==> flow/design.v <==
module RF_32 (Ra,Rb,Add,CLK,D,RD_en,WR_en,Qa,Qb);
input [4:0] Ra, Rb, Add;
input [31:0]  D;
input RD_en,CLK,WR_en;
output [31:0]  Qa,Qb;
wire [31:0] q_reg [31:0];
reg [31:0] d_reg [31:0];
genvar i;
    generate
        for (i = 0; i < 32; i = i + 1) begin : Instantiation 
                DFF_pos dff_inst (
                .D(d_reg[i]),  
                .CLK(CLK),
                .Q(q_reg[i])
            );
        end
    endgenerate
always @(posedge CLK)
begin		  
		  if (WR_en == 1'b1)
		     d_reg[Add]<= D;
		  else 
		  begin
		  end
end 
    assign Qa = (RD_en == 1'b1) ? q_reg[Ra] : 32'bz;
    assign Qb = (RD_en == 1'b1) ? q_reg[Rb] : 32'bz;
endmodule 
module DFF_pos (D, CLK, Q);
input [31:0]D;
input CLK;
output reg [31:0] Q;
always @(posedge CLK)
     Q <= D; 
endmodule 
Step by step through the tools: RF_32

Tool output for the design above, in the order of the flow.
Lines are those of the file above, counted from 1.
Operators carry their Yosys type and port widths (W data, S select, Z words).
Library cell names are shortened.
Not given: --

Top module: RF_32
Clock input: CLK
Cell library: sky130hd
Timing corner: tt_025C_1v80

Word level

Yosys after proc, flatten, opt, wreduce and memory -nomap, before mapping. Enables and synchronous resets that opt folds into registers are not counted as muxes. Memory bits, and registers merged into a memory's read port (data or address), are not among the register bits. Print and check cells are not counted. Equal cells are merged and count once.
Memory sizes are those after Yosys's memory passes, which may raise the word count (mostly to a power of two), join words into wider ones and drop unused or constant bits.

Reduce/logical cells: 2
Equality and inequality tests: 62
Multiplexer cells: 7

Operators with widths:

| kind                 | count |
| $pmux W32 S32        | 2 |
| $eq A5 B5 Y1 const B | 32 |
| $mux W32             | 3 |
| $eq A5 B4 Y1 const B | 16 |
| $eq A5 B3 Y1 const B | 8 |
| $eq A5 B2 Y1 const B | 4 |
| $eq A5 B1 Y1 const B | 2 |
| $logic_not A5 Y1     | 2 |
| $mux W5              | 1 |
| $mux W1              | 1 |

Bits in registers: 0
Output and inout bits: 64
Word-level cells: 72
Memory cells: 1
Bits of input ports: 50
Memory bits (writable): 1024

Memories:

| name  | depth | bits a word | RTL line | RTL |
| d_reg | 32    | 32          | 7        | `reg [31:0] d_reg [31:0];` |

Depth

Longest topological path by Yosys (ltp), each cell counted once; first at word level (registers and memories cut), then after technology mapping (sequential cells cut; the memories' decode and read muxes count).

Word-level depth: 3
ABC_AREA: 0
Depth in mapped cells: 11
Depth with buffers taken out: 6

After synthesis

Yosys stat after the flow's synthesis: flattened, memories mapped to cells. It holds for the ABC_AREA given above (unset counts as 0); a run with the other value may have another netlist.
The area totals of this step are shown rounded.

Standard cells after synthesis: 4195
Flip-flops: 2048
Synthesis area: 65150 µm²
Buffer cells: 234
Sequential area: 51250 µm²

Cell types:

| cell     | count | area in all (µm²) |
| edfxtp_1 | 1024  | 3.07E+04 |
| dfxtp_1  | 1024  | 2.05E+04 |
| a22oi_1  | 755   | 5.67E+03 |
| nand2_1  | 196   | 735.706 |
| nand4_1  | 115   | 719.44 |
| nor2_1   | 181   | 679.402 |
| buf_2    | 134   | 670.643 |
| mux2i_1  | 47    | 470.451 |
| a22o_1   | 53    | 464.195 |
| a21oi_1  | 91    | 455.437 |
| nor3_1   | 61    | 305.293 |
| buf_4    | 38    | 285.274 |
| nand3_1  | 48    | 240.23 |
| a222oi_1 | 22    | 220.211 |
| a221oi_1 | 24    | 210.202 |
| nor4_1   | 33    | 206.448 |
| mux2_2   | 17    | 191.434 |
| clkbuf_1 | 46    | 172.666 |

Not listed: further types 56, cells in them 286.
The figures by module come from a second, unflattened synthesis with its own total; it is not the netlist above.

Cell total of the unflattened synthesis: 4202
Area total of the unflattened synthesis: 65420 µm²

Rows give one instance, submodules left out.

By module:

| module  | cells | sequential area (µm²) | times used | area (µm²) |
| RF_32   | 3178  | 30750                 | 1          | 44920 |
| DFF_pos | 32    | 640.6                 | 32         | 640.6 |

Path before layout

OpenSTA on the mapped netlist: ideal clock, no wires. The path of least setup slack (recovery checks aside). Input and output delay are each 20% of the period. Register names are those of the netlist, which keeps one name where synthesis merged equal registers.

Path kind: input-to-reg
Start point: input Add[1]
End point: memory d_reg[12][0]
Time at the first pin: 578 ps
Buffers on the path: 1
Driving pins on the path: 3
Input delay: 578 ps
Setup time: 421 ps
Data required time: 2469 ps
Arrival: 2591 ps
Setup slack: -122 ps
Period: 2890 ps
Path delay: 2434 ps
Synthesis period reached: 3012 ps

"path delay" = arrival - input delay + setup time.
"driving pins on the path": output pins that drive a net of the path, with the launching flip-flop's if there is one; two outputs of one cell count as two.
"synthesis period reached" = period - worst setup slack (recovery checks aside). The figure is calculated, with input and output delays left at 20% of the set period.
Between the ends stands the longest chain of elaborated cells between them, by number of cells; it is not shown to be the way that was timed. Of several equally long chains one is given.
Each line given opens the expression or statement behind the cell; cells for indexed reads and writes are added by Yosys, which also makes memories of some case tables.

Cell sequence: or3b_2 > clkbuf_1 > nor2_1
Length of the longest elaborated chain: 1
Elaborated cells on any way between the ends: 1
RTL lines with such cells: 1
Those cells by class: 1 x mux

Ends and longest elaborated chain, after synthesis:

| element         | RTL line | RTL |
| start, declared | 2        | `input [4:0] Ra, Rb, Add;` |
| $mux W5         | 20       | `if (WR_en == 1'b1)` |
| end, declared   | 7        | `reg [31:0] d_reg [31:0];` |

Timing after layout

From the final timing report of flow run 1: the path of least setup slack in the routed layout; clock arrival at registers is part of the times.
The path's times are printed in steps of 10 ps; the period is the one set.

Path kind: input-to-output
Start point: input Ra[1]
End point: output Qa[3]
Period: 3780 ps
Output delay: 760 ps
Input delay: 760 ps
Time at the first pin: 760 ps
Data required time: 3020 ps
Buffers on the path: 8
Setup slack: 90 ps
Arrival: 2930 ps
Driving pins on the path: 14

Between the ends stands the longest chain of elaborated cells between them, by number of cells; it is not shown to be the way that was timed. Of several equally long chains one is given.

Cell sequence: buf_12 > buf_12 > or3b_4 > buf_6 > nor2_4 > buf_12 > buf_12 > buf_12 > a22oi_2 > nand2_1 > nor3_2 > a21oi_2 > buf_4 > buf_6
Length of the longest elaborated chain: 3
Elaborated cells on any way between the ends: 34
RTL lines with such cells: 1
Those cells by class: 31 x eq/ne; 2 x mux; 1 x reduce/logical

Ends and longest elaborated chain, post-layout:

| element         | RTL line | RTL |
| start, declared | 2        | `input [4:0] Ra, Rb, Add;` |
| $eq A5 B5 Y1    | 26       | `assign Qa = (RD_en == 1'b1) ? q_reg[Ra] : 32'bz;` |
| $pmux W32 S32   | 26       |  |
| $mux W32        | 26       |  |
| end, declared   | 5        | `output [31:0]  Qa,Qb;` |

Hand-over note for RF_32

Module RF_32, platform sky130hd: 2 stored runs of the flow (Yosys, OpenROAD) with differing settings, in no particular order. Input and output delays are each 20% of the period that was set; the output load is 0.01 pF.
"critical path time" means the part of the period allowed to the worst setup path (the constraints hold back 20% at inputs and 20% at outputs) less its slack; where the path has registers, the arrival times of their clocks count too.
"critical path time" is known to 10 ps.
The measured numbers are rounded.
Settings: -- = not set for that run.

| name                                         | flow run 1      | flow run 2      |
| period_ns                                    | 3.78            | 4.05            |
| SETUP_SLACK_MARGIN                           | 0.34            | --              |
| CAP_MARGIN                                   | 20              | 20              |
| CORE_MARGIN                                  | 2               | 2               |
| CORE_UTILIZATION                             | 40              | 28              |
| SLEW_MARGIN                                  | 20              | 15              |
| PLACE_DENSITY_LB_ADDON                       | --              | 0.04            |
| CORE_ASPECT_RATIO                            | --              | 0.71            |
| CELL_PAD_IN_SITES_GLOBAL_PLACEMENT           | --              | 2               |
| CELL_PAD_IN_SITES_DETAIL_PLACEMENT           | --              | 1               |
| TNS_END_PERCENT                              | --              | 50              |
| ABC_AREA                                     | --              | 1               |
| GPL_ROUTABILITY_DRIVEN                       | --              | 0               |
| CTS_CLUSTER_DIAMETER                         | --              | 163             |
| MIN_ROUTING_LAYER                            | --              | met1            |
| MAX_ROUTING_LAYER                            | --              | met5            |
| die area (µm²)                               | 166100          | 261500          |
| worst setup slack after layout (ps)          | 90              | 55              |
| critical path time (ps)                      | 2180            | 2370            |
| type of the worst setup path                 | input-to-output | input-to-output |
| worst hold slack after layout (ps)           | 304             | 302             |
| synthesized cell area (µm²)                  | 65150           | 72060           |
| standard-cell area of the final layout (µm²) | 88430           | 92700           |
| setup TNS (ps)                               | 0               | 0               |

End of note.
